==> flow/design.v <==
module  ALU #(parameter FIXED_POINT =16)
(
input   wire      [FIXED_POINT-1:0]    OPERAND_A  ,
input   wire      [FIXED_POINT-1:0]    OPERAND_B  ,
input   wire                           ADD_SUB    ,
output  reg      [FIXED_POINT-1:0]    ALU_OUT  
);
always @(*)
begin
  if(ADD_SUB)
    ALU_OUT=OPERAND_A-OPERAND_B;
  else
    ALU_OUT=OPERAND_A+OPERAND_B;
end
endmodule
module  Cordic  #(parameter FIXED_POINT =14)
(
input             wire                        clk         ,
input             wire                        rst         ,
input       wire signed   [16:0]   theta_rad   ,
input       wire signed   [FIXED_POINT-1:0]   data_in_x   ,
input       wire signed   [FIXED_POINT-1:0]   data_in_y   ,
input             wire                        enable_in   ,
input             wire                        load_data   ,
input             wire    [3:0]               Shift_value ,
output      wire signed   [FIXED_POINT-1:0]   data_out_x  ,
output      wire signed   [FIXED_POINT-1:0]   data_out_y  
);
  wire signed  [16:0]   z;
  wire  signed [16:0]             tan_internal;
  wire  signed [16:0]             tan_alu;
  wire  signed [16:0]             tan_reg;
  wire  signed [FIXED_POINT-1:0]  x_internal;
  wire  signed [FIXED_POINT-1:0]  x_outreg;
  wire  signed [FIXED_POINT-1:0]  x_outshift;
  wire  signed [FIXED_POINT-1:0]  y_internal;   
  wire  signed [FIXED_POINT-1:0]  y_outreg;  
  wire  signed [FIXED_POINT-1:0]  y_outshift;  
atan  #(.FIXED_POINT(17) ,.DEPTH_ITERATION (15))  U0_atan
(
 .address(Shift_value),         
 .output_rom(z)
);
mux # ( .FIXED_POINT(17))  U0_MUX_tan
  (
    .in1       (theta_rad),
    .in2       (tan_alu),
    .selection (load_data),
    .output_mux (tan_internal)
  );
  Register  #( .FIXED_POINT(17)) U0_REG_tan
  (
  .clk         (clk)  ,
  .rst         (rst)  ,
  .input_data  (tan_internal)  ,
  .enable (enable_in),
  .output_data (tan_reg)            
  );
  ALU #(.FIXED_POINT (17)) U0_ALU_tan
(
.OPERAND_A  (tan_reg),
.OPERAND_B  (z),
.ADD_SUB    (~tan_reg[16]),
.ALU_OUT    (tan_alu)
);
mux # ( .FIXED_POINT(FIXED_POINT))  U0_MUX_X
(
  .in1       (data_in_x),
  .in2       (data_out_x),
  .selection (load_data),
  .output_mux (x_internal)
);
Register  #( .FIXED_POINT(FIXED_POINT)) U0_REG_X
(
  .clk         (clk)  ,
  .rst         (rst)  ,
  .input_data  (x_internal)  ,
  .enable (enable_in),
  .output_data (x_outreg)            
);  
Shift_Reg #(.FIXED_POINT (FIXED_POINT)) U0_ShiftReg_x
(
  .input_data (x_outreg),
  .shift_value(Shift_value),
  .output_shift(x_outshift)
);
ALU #(.FIXED_POINT (FIXED_POINT)) U0_ALU_X
(
  .OPERAND_A  (x_outreg),
  .OPERAND_B  (y_outshift),
  .ADD_SUB    (~tan_reg[16]),
  .ALU_OUT    (data_out_x)
);
  mux # ( .FIXED_POINT(FIXED_POINT))  U0_MUX_y
  (
    .in1       (data_in_y),
    .in2       (data_out_y),
    .selection (load_data),
    .output_mux (y_internal)
  );
Register  #( .FIXED_POINT(FIXED_POINT)) U0_REG_y
  (
  .clk         (clk)  ,
  .rst         (rst)  ,
  .input_data  (y_internal)  ,
  .enable (enable_in),
  .output_data (y_outreg)            
  );
  Shift_Reg #(.FIXED_POINT (FIXED_POINT)) U0_ShiftReg_y
  (
  .input_data (y_outreg),
  .shift_value(Shift_value),
  .output_shift(y_outshift)
  );
  ALU #(.FIXED_POINT (FIXED_POINT)) U0_ALU_y
(
.OPERAND_A  (y_outreg),
.OPERAND_B  (x_outshift),
.ADD_SUB    (tan_reg[16]),
.ALU_OUT    (data_out_y)
);
endmodule
module  Register  #(parameter FIXED_POINT =16  )
  (
  input     wire                      clk           ,
  input     wire                      rst           ,
  input     wire  [FIXED_POINT-1:0]   input_data    ,
  input     wire                      enable        ,
  output    reg   [FIXED_POINT-1:0]   output_data             
  );
  always@(posedge clk or negedge rst)
  begin
    if(!rst)
      begin
        output_data <=  'b0;
      end
    else
      begin
        if(enable)
        output_data <=  input_data; 
        else
          output_data <=  output_data;
      end
  end
endmodule
module  Shift_Reg #(parameter FIXED_POINT =16)
  (
  input     wire    [FIXED_POINT-1:0]    input_data ,
  input     wire    [3:0]                shift_value,
  output    wire    [FIXED_POINT-1:0]      output_shift
  );
  assign  output_shift  = (input_data >>> shift_value);
endmodule
module  atan  #(parameter FIXED_POINT  =17 , 
                          DEPTH_ITERATION =15)
(
 input      wire     [3:0]               address ,         
 output     wire     [FIXED_POINT-1:0]   output_rom
);
  wire [FIXED_POINT-1:0] Arc_Tan_Table [DEPTH_ITERATION-1:0];
    assign     Arc_Tan_Table[0] = 'b01100100100010000;   
    assign     Arc_Tan_Table[1] = 'b00111011010110010;
    assign     Arc_Tan_Table[2] = 'b00011111010110111;
    assign     Arc_Tan_Table[3] = 'b00001111111010110;
    assign     Arc_Tan_Table[4] = 'b00000111111111011;
    assign     Arc_Tan_Table[5] = 'b00000011111111111;
    assign     Arc_Tan_Table[6] = 'b00000010000000000;
    assign     Arc_Tan_Table[7] = 'b00000001000000000;
    assign     Arc_Tan_Table[8] = 'b00000000100000000;
    assign     Arc_Tan_Table[9] = 'b00000000010000000;
    assign     Arc_Tan_Table[10] = 'b00000000001000000;
    assign     Arc_Tan_Table[11] = 'b00000000000100000;
    assign     Arc_Tan_Table[12] = 'b00000000000010000;
    assign     Arc_Tan_Table[13] = 'b00000000000001000;
    assign     Arc_Tan_Table[14] = 'b00000000000000100;
    assign  output_rom  = Arc_Tan_Table [address]; 
endmodule
module  mux # (parameter FIXED_POINT=16)
  (
    input     wire          [FIXED_POINT-1:0]     in1       ,
    input     wire          [FIXED_POINT-1:0]     in2       ,
    input     wire                                selection ,
    output    wire           [FIXED_POINT-1:0]     output_mux
  );
  assign output_mux = selection?  in2:in1;
endmodule
=== Step by step through the tools: Cordic ===
What the tools print for Cordic, step after step.
Line numbers count from 1 in the design file above.
Library cell names are shortened.
A cell with n/a has no value.

* Top module: Cordic
* Clock port: clk
* Standard-cell library: sky130hd
* Library corner: tt_025C_1v80

=== After elaboration ===
Counts by Yosys on the flattened word-level netlist (proc, flatten, opt, wreduce; memories kept). Register bits leave out memories and registers merged into their read ports (data or address); mux counts leave out enables and synchronous resets folded into registers. Print and check cells are left out. Cells with the same type and inputs are merged into one.

* Bits in registers: 45
* Elaborated cells: 33

* Add/sub/neg operators: 6
* Eq/ne operators: 14
* Shifts and indexed selects: 2
* Mux-type cells: 7
* Reductions and logical operators: 1

{| class="wikitable"
|+ Operators by type and width
! kind !! count
|-
| case mux 17 bit (select 15 bit) || 1
|-
| two-way mux 14 bit || 4
|-
| two-way mux 17 bit || 2
|-
| adder 14 bit || 2
|-
| subtractor 14 bit || 2
|-
| >>> shifter 14 x 4 -> 14 bit || 2
|-
| == test 4 bit with constant B || 7
|-
| adder 17 bit || 1
|-
| subtractor 17 bit || 1
|-
| == test 4 x 3 -> 1 bit with constant B || 4
|-
| == test 4 x 2 -> 1 bit with constant B || 2
|-
| == test 4 x 1 -> 1 bit with constant B || 1
|-
| logical NOT 4 bit || 1
|}

=== Depth ===
Longest topological path by Yosys (ltp), each cell counted once; first at word level (registers and memories cut), then after technology mapping (sequential cells cut; the memories' decode and read muxes count).

* Word-level depth: 5
* ABC_AREA: 0
* Mapped depth: 24
* Gate-level depth less buffers: 20

=== Mapped cells and area ===
Yosys stat after the flow's synthesis: flattened, memories mapped to cells. It holds for the ABC_AREA given above (unset counts as 0); a run with the other value may have another netlist.

* Mapped cells: 800
* Synthesis area: 6434.9 µm²
* Flip-flop cells: 45

{| class="wikitable"
|+ Cells by type
! type !! count !! area in all (µm²)
|-
| dfrtp_1 || 45 || 1126.08
|-
| mux2i_1 || 58 || 580.557
|-
| ha_1 || 46 || 575.552
|-
| xnor2_1 || 47 || 411.645
|-
| a21oi_1 || 76 || 380.365
|-
| nor2_1 || 91 || 341.578
|-
| mux4_2 || 10 || 225.216
|-
| o21ai_0 || 35 || 175.168
|-
| nand2_1 || 46 || 172.666
|-
| mux2_2 || 15 || 168.912
|-
| xor2_1 || 18 || 157.651
|-
| clkbuf_1 || 28 || 105.101
|-
| nor3_1 || 20 || 100.096
|-
| a31oi_1 || 15 || 93.84
|-
| inv_1 || 23 || 86.333
|-
| a21o_1 || 10 || 75.072
|-
| nand2b_1 || 11 || 68.816
|-
| a22oi_1 || 9 || 67.565
|}

Other cell types: 63; their cells: 197.
By module: a second synthesis without flattening, with its own total; a netlist apart from the flattened one above.

* Cells (unflattened synthesis): 766
* Area total of the unflattened synthesis: 6840.3 µm²

Each row is one instance without its submodules.

{| class="wikitable"
|+ By module
! module !! times used !! cells !! area (µm²)
|-
| ALU #(FIXED_POINT=14) || 2 || 133 || 962.2
|-
| Shift_Reg #(FIXED_POINT=14) || 2 || 75 || 580.6
|-
| ALU #(FIXED_POINT=17) || 1 || 157 || 1128.6
|-
| Register #(FIXED_POINT=14) || 2 || 29 || 519.2
|-
| Register #(FIXED_POINT=17) || 1 || 36 || 685.7
|-
| mux #(FIXED_POINT=14) || 2 || 15 || 168.9
|-
| atan || 1 || 49 || 300.3
|-
| mux #(FIXED_POINT=17) || 1 || 19 || 260.2
|-
| Cordic || 1 || 1 || 3.8
|}

=== Timing after synthesis ===
OpenSTA on the mapped netlist: ideal clock, no wires. The path of least setup slack (recovery checks aside). Input and output delay are each 20% of the period. Register names are those of the netlist, which keeps one name where synthesis merged equal registers.

* Path type: input to output
* Start point: input port Shift_value[0]
* End point: output port data_out_y[13]
* Clock period: 6250 ps
* Output delay: 1250 ps
* Arrival time: 4973 ps
* Required time: 5000 ps
* Path slack: 27 ps
* Delay of the path: 3723 ps
* Stages on the path: 17
* Synthesis period reached: 6223 ps

"delay of the path" is the arrival time less input delay plus setup time.
A path that ends at an output port has no setup time.
"stages on the path": output pins that drive a net of the path, with the launching flip-flop's if there is one; two outputs of one cell count as two.
"synthesis period reached" is the clock period less the worst setup slack; recovery checks do not enter. This is arithmetic on one report: input and output delays are still those of the set period (20% each).
Between the ends stands the longest chain of elaborated cells between them, by number of cells; it is not shown to be the way that was timed. Of several equally long chains one is given.
Each line given opens the expression or statement behind the cell; cells for indexed reads and writes are added by Yosys, which also makes memories of some case tables.

* Path through: buf_4 buf_6 buf_4 buf_2 mux2i_1 o22ai_1 nor3_2 nand4_1 or3b_1 and2_1 xnor2_1 ha_1 a211o_1 o311a_1 o31a_1 o41a_1 xnor2_1
* Length of the longest elaborated chain: 3
* Elaborated cells between the ends (all ways): 4
* Classes of those cells: 2 x add/sub; 1 x shift; 1 x mux

{| class="wikitable"
|+ Ends and longest elaborated chain, post-synthesis
! what !! line !! text
|-
| from (decl) || 25 || <nowiki>input             wire    [3:0]               Shift_value ,</nowiki>
|-
| >>> shifter 14 x 4 -> 14 bit || 152 || <nowiki>assign  output_shift  = (input_data >>> shift_value);</nowiki>
|-
| adder 14 bit || 13 || <nowiki>ALU_OUT=OPERAND_A+OPERAND_B;</nowiki>
|-
| two-way mux 14 bit || 10 || <nowiki>if(ADD_SUB)</nowiki>
|-
| to (decl) || 27 || <nowiki>output      wire signed   [FIXED_POINT-1:0]   data_out_y</nowiki>
|}

=== Path in the finished layout ===
From the final timing report of run 2: the path of least setup slack in the routed layout; clock arrival at registers is part of the times.
The report prints the path's times to 10 ps; the period is as set.

* Path type: input to output
* Start point: input port Shift_value[1]
* End point: output port data_out_y[13]
* Clock period: 4660 ps
* Output delay: 930 ps
* Arrival time: 4710 ps
* Required time: 3730 ps
* Path slack: -980 ps
* Stages on the path: 17

Between the ends stands the longest chain of elaborated cells between them, by number of cells; it is not shown to be the way that was timed. Of several equally long chains one is given.

* Path through: buf_12 buf_8 buf_6 mux4_2 a32o_1 a211oi_2 nand4_1 or3b_4 and2_4 xnor2_2 ha_2 a211o_1 o311a_1 o31a_1 o41a_1 xnor2_2 buf_2
* Length of the longest elaborated chain: 3
* Elaborated cells between the ends (all ways): 4
* Classes of those cells: 2 x add/sub; 1 x shift; 1 x mux

{| class="wikitable"
|+ Ends and longest elaborated chain, after layout
! what !! line !! text
|-
| from (decl) || 25 || <nowiki>input             wire    [3:0]               Shift_value ,</nowiki>
|-
| >>> shifter 14 x 4 -> 14 bit || 152 || <nowiki>assign  output_shift  = (input_data >>> shift_value);</nowiki>
|-
| adder 14 bit || 13 || <nowiki>ALU_OUT=OPERAND_A+OPERAND_B;</nowiki>
|-
| two-way mux 14 bit || 10 || <nowiki>if(ADD_SUB)</nowiki>
|-
| to (decl) || 27 || <nowiki>output      wire signed   [FIXED_POINT-1:0]   data_out_y</nowiki>
|}

Subject: Cordic on sky130hd, stored results

Hello all,

Below are 2 stored runs of the flow (Yosys, OpenROAD; platform sky130hd) on Cordic, each with its settings and what was measured, unordered. Constraints: input delay and output delay 20% of the set period each, output load 0.01 pF.
"critical setup path time" = time allowed to the worst setup path (clock period - input delay - output delay, where it has them) - its slack; a late launch clock adds to it, a late capture clock takes from it.
"critical setup path time" is known to 10 ps.

=== Run 1 ===
{| class="wikitable"
! Setting !! Value
|-
| period_ns || 6.94
|-
| CORE_UTILIZATION || 59
|-
| PLACE_DENSITY_LB_ADDON || 0.03
|-
| CELL_PAD_IN_SITES_GLOBAL_PLACEMENT || 2
|-
| CELL_PAD_IN_SITES_DETAIL_PLACEMENT || 0
|-
| ABC_AREA || 1
|-
| GPL_ROUTABILITY_DRIVEN || 1
|-
| CTS_CLUSTER_SIZE || 21
|-
| SLEW_MARGIN || 35
|-
| MAX_ROUTING_LAYER || met4
|-
| CAP_MARGIN || 20
|-
| CORE_MARGIN || 2
|}
Did not finish, placement stopped with FLW-0024.

=== Run 2 ===
{| class="wikitable"
! Setting !! Value
|-
| period_ns || 4.66
|-
| CAP_MARGIN || 20
|-
| CORE_MARGIN || 2
|-
| CORE_UTILIZATION || 40
|-
| SLEW_MARGIN || 20
|-
! Result !! Value
|-
| Chip area in the Yosys report || 6434.9 µm²
|-
| Die outline area || 17117.8 µm²
|-
| Standard-cell area after routing || 10447.5 µm²
|-
| Utilization of the finished layout || 0.66
|-
| Lowest setup slack || -979 ps
|-
| Total negative setup slack || -10848 ps
|-
| Critical setup path time || 3770 ps
|-
| Critical path type || input to output
|}

Thanks
